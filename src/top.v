==> flow/design.v <==
module button_debouncer(
    input clk,
    input button,  
    output reg button_state,
    output reg button_event,
    output reg button_pressed,  
    output reg button_released  
);
reg [24:0] counter;
reg button_debounced;
reg button_last;
initial begin
    counter = 0;
    button_state = 1'b0;
    button_last = 1'b0;
    button_pressed = 1'b0;
    button_released = 1'b0;
end
always @(posedge clk) begin
    button_event <= 0;
    button_pressed <= 0;
    button_released <= 0;
    if(button != button_last) begin
        counter <= 0;   
    end else begin
        if (counter == 65_535) begin
            button_event <= 1;
            button_pressed <= button_last;
            button_released <= ~button_last;
            button_state <= button_last;
            counter <= counter + 1;
        end else if(counter == 65_536) begin
            button_state <= button_last;
        end else begin
            counter <= counter + 1;
        end
    end
    button_last <= button;
end
endmodule
module button_synchronizer(
    input clk,
    input in, 
    output wire out
);
reg [2:0] sync_buffer;
always @(posedge clk) begin
    sync_buffer <= {sync_buffer[1:0], in};
end
assign out = sync_buffer[2];
endmodule
module speed_generator(
    input wire [3:0] speed,
    output reg [25:0] bpm_ticks
);
parameter FREQ = 24000000;
always @(*) begin
    case (speed)
        4'd0: bpm_ticks = FREQ / 40 * 60 ;
        4'd1: bpm_ticks = FREQ / 60 * 60 ;
        4'd2: bpm_ticks = FREQ / 72 * 60 ;
        4'd3: bpm_ticks = FREQ / 80 * 60 ;
        4'd4: bpm_ticks = FREQ / 88 * 60 ;
        4'd5: bpm_ticks = FREQ / 96 * 60 ;
        4'd6: bpm_ticks = FREQ / 104 * 60 ;
        4'd7: bpm_ticks = FREQ / 112 * 60 ;
        4'd8: bpm_ticks = FREQ / 120 * 60 ;
        4'd9: bpm_ticks = FREQ / 132 * 60 ;
        4'd10: bpm_ticks = FREQ / 144 * 60 ;
        4'd11: bpm_ticks = FREQ / 152 * 60 ;
        4'd12: bpm_ticks = FREQ / 160 * 60 ;
        4'd13: bpm_ticks = FREQ / 176 * 60 ;
        4'd14: bpm_ticks = FREQ / 192 * 60 ;
        4'd15: bpm_ticks = FREQ / 208 * 60 ;
    endcase
end
endmodule
module top(
	input sys_clk,  
    input button_b_n, 
    input button_a_n,
	output reg speaker,
    output reg [2:0] led
);
reg [25:0] counter;
reg [0:1] tick;
parameter FREQ = 24000000;
parameter BPM = 90;
parameter BPM_DELAY = FREQ/BPM*60;
parameter BEEP_LENGTH_MS = 60;
parameter BEEP_DELAY = 60_000;
reg [3:0] speed;
wire [25:0] bpm_ticks;
wire button_a_pressed;
wire button_b_pressed;
wire button_a_sync;
wire button_b_sync;
button_synchronizer synchronizer_a(
    .clk(sys_clk),
    .in(~button_a_n), 
    .out(button_a_sync)
);
button_debouncer debouncer_a(
    .clk(sys_clk),
    .button(button_a_sync),  
    .button_state(button_a_state),
    .button_event(),
    .button_pressed(button_a_pressed),
    .button_released()
);
button_synchronizer synchronizer_b(
    .clk(sys_clk),
    .in(~button_b_n), 
    .out(button_b_sync)
);
button_debouncer debouncer_b(
    .clk(sys_clk),
    .button(button_b_sync),  
    .button_state(button_b_state),
    .button_event(),
    .button_pressed(button_b_pressed),
    .button_released()
);
speed_generator generator(
    .speed(speed),
    .bpm_ticks(bpm_ticks)
);
initial begin
    speaker <= 1'b1;
    counter <= 26'd0;
    tick <= 1'b0;
    speed = 4'h1;
end
always @(posedge sys_clk) begin
    if(button_a_pressed) begin
        speed = speed - 1;
    end else if(button_b_pressed) begin
        speed = speed + 1;
    end
end
always @(posedge sys_clk) begin    
    if(counter == bpm_ticks) begin
        speaker <= 1'b0;
        case(tick)
            2'b00: led <= 3'b011;
            2'b01: led <= 3'b110;
            2'b10: led <= 3'b101;
            2'b11: led <= 3'b000;
        endcase
        tick <= tick + 1;
        counter <= 0;
    end else if(counter == BEEP_DELAY) begin
        speaker <= 1'b1;
        counter <= counter + 1;
    end else
        counter <= counter + 1;
end
endmodule
### Step by step through the tools: top

What the tools print for top, step after step.
Lines are those of the file above, counted from 1.
Operators: Yosys type, input widths -> output width; for muxes data width and select width s.
Cell names lack the library's common part.
Not given: n/a

| inputs | value |
|---|---|
| top module | top |
| clock input | sys_clk |
| library | sky130hd |
| corner | tt_025C_1v80 |

### Word-level counts

Yosys after proc, flatten, opt, wreduce and memory -nomap, before mapping. Memory bits, and registers merged into a memory's read port (data or address), are not among the register bits. Print and check cells are not counted. Equal cells are merged and count once.
Yosys's memory passes give these memory sizes; they may raise the number of words (mostly to a power of two), join words into wider ones and drop unused or constant bits.

| bit counts | value |
|---|---|
| bits in registers | 96 |
| ROM bits | 384 |
| memories | 1 |
| input port bits | 3 |
| output and inout port bits | 4 |
| word-level cells | 48 |

| operators by class | value |
|---|---|
| add/sub/neg operators | 6 |
| equality and inequality tests | 13 |
| mux-type cells | 7 |
| bitwise gates (word level) | 4 |
| reductions and logical operators | 4 |

Memories:

| name | depth | bits a word | rd ports | wr ports | line | source |
|---|---|---|---|---|---|---|
| (no name shown) | 16 | 24 | 1 | 0 | 58 | `case (speed)` |

Operators by type and width:

| cell | number |
|---|---|
| $mux 25 | 4 |
| $add 25x1->25 const B | 2 |
| $eq 25x16->1 const B | 2 |
| $eq 25x17->1 const B | 2 |
| $add 26x1->26 const B | 1 |
| $eq 26x16->1 const B | 1 |
| $eq 26x26->1 | 1 |
| $pmux 3 s4 | 1 |
| $mux 4 | 2 |
| $not 1->1 | 4 |
| $ne 2x1->1 const B | 2 |
| $eq 2x2->1 const B | 2 |
| $reduce_or 2->1 | 2 |
| $add 4x1->4 const B | 1 |
| $sub 4x1->4 const B | 1 |
| $ne 1x1->1 | 2 |
| $add 2x1->2 const B | 1 |
| $eq 2x1->1 const B | 1 |
| $logic_not 2->1 | 1 |
| $reduce_bool 2->1 | 1 |

### Logic depth

Depth = most cells in a row (Yosys ltp): at word level without a register or memory, in the mapped netlist without a sequential cell, where the memories' decode and read muxes count.

| depth | value |
|---|---|
| depth in word-level cells | 3 |
| ABC_AREA | 0 |
| gate-level depth with buffers | 11 |
| depth with buffers taken out | 8 |

### Netlist

Source: synth_stat.txt of the flow (Yosys; design flattened, memories mapped). It holds for the ABC_AREA given above (unset counts as 0); a run with the other value may have another netlist.

| mapped netlist | value |
|---|---|
| standard cells after synthesis | 613 |
| synthesis area | 5439.0 um^2 |
| sequential area | 2011.9 um^2 |
| flip-flops | 96 |

Cells by type:

| cell type | number | total area (um^2) |
|---|---|---|
| dfxtp_1 | 87 | 1741.67 |
| xor2_1 | 54 | 472.954 |
| xnor2_1 | 47 | 411.645 |
| edfxtp_1 | 9 | 270.259 |
| nor2_1 | 70 | 262.752 |
| ha_1 | 19 | 237.728 |
| a21oi_2 | 20 | 175.168 |
| nand3_1 | 35 | 175.168 |
| mux2i_1 | 13 | 130.125 |
| nand2_1 | 32 | 120.115 |
| nor4_1 | 19 | 118.864 |
| and3_1 | 17 | 106.352 |
| inv_1 | 25 | 93.84 |
| a21oi_1 | 15 | 75.072 |
| nor2b_1 | 12 | 75.072 |
| nand4_1 | 11 | 68.816 |
| buf_6 | 6 | 67.565 |
| o21ai_0 | 13 | 65.062 |

Not listed: further types 41, cells in them 109.
By module: a second synthesis without flattening, with its own total; a netlist apart from the flattened one above.

| unflattened totals | value |
|---|---|
| cells (unflattened synthesis) | 648 |
| area (unflattened synthesis) | 5684.2 um^2 |

Rows give one instance, submodules left out.

Modules:

| module | times used | cells | area (um^2) | sequential area (um^2) |
|---|---|---|---|---|
| button_debouncer | 2 | 164 | 1402.6 | 610.6 |
| top | 1 | 218 | 2135.8 | 810.8 |
| speed_generator | 1 | 96 | 623.1 | 0.0 |
| button_synchronizer | 2 | 3 | 60.1 | 60.1 |

### Worst setup path after synthesis

Path of least setup slack by OpenSTA after synthesis, without wires, with an ideal clock, recovery checks aside; 20% of the period is set as input and as output delay. Where synthesis merged equal registers, the netlist keeps one of their names.

| path post-synthesis | value |
|---|---|
| path type | register to register |
| from | reg speed[0] |
| to | reg led[0] |
| clock period | 4230 ps |
| arrival | 2913 ps |
| data required time | 3915 ps |
| path slack | 1002 ps |
| delay of the path | 3228 ps |
| stages | 11 |
| buffers on the path | 2 |
| period reached after synthesis | 3228 ps |

"delay of the path" = arrival - input delay + setup time.
"stages": output pins that drive a net of the path, with the launching flip-flop's if there is one; two outputs of one cell count as two.
"period reached after synthesis" is the clock period less the worst setup slack; recovery checks do not enter. This is arithmetic on one report: input and output delays are still those of the set period (20% each).
Between the ends stands the longest chain of elaborated cells between them, by number of cells; it is not shown to be the way that was timed. Of several equally long chains one is given.
Each line given opens the expression or statement behind the cell; cells for indexed reads and writes are added by Yosys, which also makes memories of some case tables.
A memory read counts as a cell of the chain, while the word-level depth stops at memories.
A register here has more assigning lines than the two given.

| on the way, post-synthesis | value |
|---|---|
| path through | edfxtp_1 -> buf_6 -> inv_1 -> ha_1 -> buf_2 -> nor3b_1 -> xnor2_1 -> o311ai_0 -> or4_4 -> nor4_4 -> and2_1 |
| length of the longest elaborated chain | 2 |
| elaborated cells between the ends (all ways) | 2 |
| RTL lines with such cells | 2 |
| classes of those cells | eq/ne (1); memory (1) |

Ends and longest elaborated chain, post-synthesis:

| what | line | source |
|---|---|---|
| start, declared | 92 | `reg [3:0] speed;` |
| start, assigned | 136 | `speed = speed - 1;` |
| start, assigned | 138 | `speed = speed + 1;` |
| $mem_v2 16x24 | 58 | `case (speed)` |
| $eq 26x26->1 | 142 | `if(counter == bpm_ticks) begin` |
| end, assigned | 145 | `2'b00: led <= 3'b011;` |
| end, assigned | 146 | `2'b01: led <= 3'b110;` |
| end, declared | 83 | `output reg [2:0] led` |

### Timing after layout

From the final timing report of job 1: the path of least setup slack in the routed layout; clock arrival at registers is part of the times.
The path's times are printed in steps of 10 ps; the period is the one set.

| path post-layout | value |
|---|---|
| path type | register to register |
| from | reg speed[0] |
| to | reg tick[0] |
| clock period | 3020 ps |
| arrival | 2970 ps |
| data required time | 3080 ps |
| path slack | 120 ps |
| stages | 9 |
| buffers on the path | 0 |

Between the ends stands the longest chain of elaborated cells between them, by number of cells; it is not shown to be the way that was timed. Of several equally long chains one is given.
A memory read counts as a cell of the chain, while the word-level depth stops at memories.

| on the way, post-layout | value |
|---|---|
| path through | edfxtp_1 -> clkinvlp_4 -> ha_1 -> nand2_1 -> o21ai_1 -> a311o_1 -> or4_4 -> nor4_4 -> and2_4 |
| length of the longest elaborated chain | 2 |
| elaborated cells between the ends (all ways) | 2 |
| RTL lines with such cells | 2 |
| classes of those cells | eq/ne (1); memory (1) |

Ends and longest elaborated chain, post-layout:

| what | line | source |
|---|---|---|
| start, declared | 92 | `reg [3:0] speed;` |
| start, assigned | 136 | `speed = speed - 1;` |
| start, assigned | 138 | `speed = speed + 1;` |
| $mem_v2 16x24 | 58 | `case (speed)` |
| $eq 26x26->1 | 142 | `if(counter == bpm_ticks) begin` |
| end, assigned | 150 | `tick <= tick + 1;` |
| end, declared | 86 | `reg [0:1] tick;` |

Data sheet: physical implementation of top

Module top, platform sky130hd: 2 stored runs of the flow (Yosys, OpenROAD) with differing settings, in no particular order. Input and output delays are each 20% of the period that was set; the output load is 0.01 pF.
"clock period reached": clock period set for the run, less the worst setup slack. It is reckoned from that one timing run; input and output delays stay at 20% of the period that was set.
"worst path time" is the time allowed to the run's worst setup path (the clock period less input and output delay, where it has them) less its slack. Clock arrival times count: a late capture clock shortens it, a late launch clock lengthens it.
"total power of the final layout": no workload was simulated; the value follows from the tool's default switching activity.
"worst path time" is given in steps of 10 ps.
Among the settings, -- means not set for that run.

| name | job 1 | job 2 |
|---|---|---|
| period_ns | 3.02 | 4.24 |
| CORE_UTILIZATION | 46 | 17 |
| PLACE_DENSITY_LB_ADDON | 0.28 | -- |
| HOLD_SLACK_MARGIN | 0.21 | 0.26 |
| CORE_MARGIN | 6 | 2 |
| CELL_PAD_IN_SITES_GLOBAL_PLACEMENT | 0 | 3 |
| CELL_PAD_IN_SITES_DETAIL_PLACEMENT | 1 | 1 |
| TNS_END_PERCENT | 100 | -- |
| ABC_AREA | 0 | 0 |
| CTS_CLUSTER_SIZE | 92 | -- |
| CTS_CLUSTER_DIAMETER | 352 | -- |
| CAP_MARGIN | 20 | 20 |
| SLEW_MARGIN | 20 | 20 |
| SETUP_SLACK_MARGIN | -- | 1.13 |
| PLACE_DENSITY | -- | 0.77 |
| GPL_ROUTABILITY_DRIVEN | -- | 0 |
| MIN_ROUTING_LAYER | -- | met2 |
| MAX_ROUTING_LAYER | -- | met4 |
| total die area (um^2) | 14576.9 | 33441.4 |
| setup total negative slack (ps) | 0 | 0 |
| setup slack of the critical path (ps) | 117 | 1348 |
| clock period reached (ps) | 2903 | 2892 |
| worst path time (ps) | 2900 | 2890 |
| worst setup path kind | register to register | register to register |
| utilization (%) | 52.0 | 19.9 |
| worst hold slack (ps) | 328 | 332 |
| chip area after synthesis (Yosys) (um^2) | 5439.0 | 5439.0 |
| total power of the final layout (uW) | 2564 | 1797 |
| standard-cell area after layout (um^2) | 5958.2 | 6272.3 |
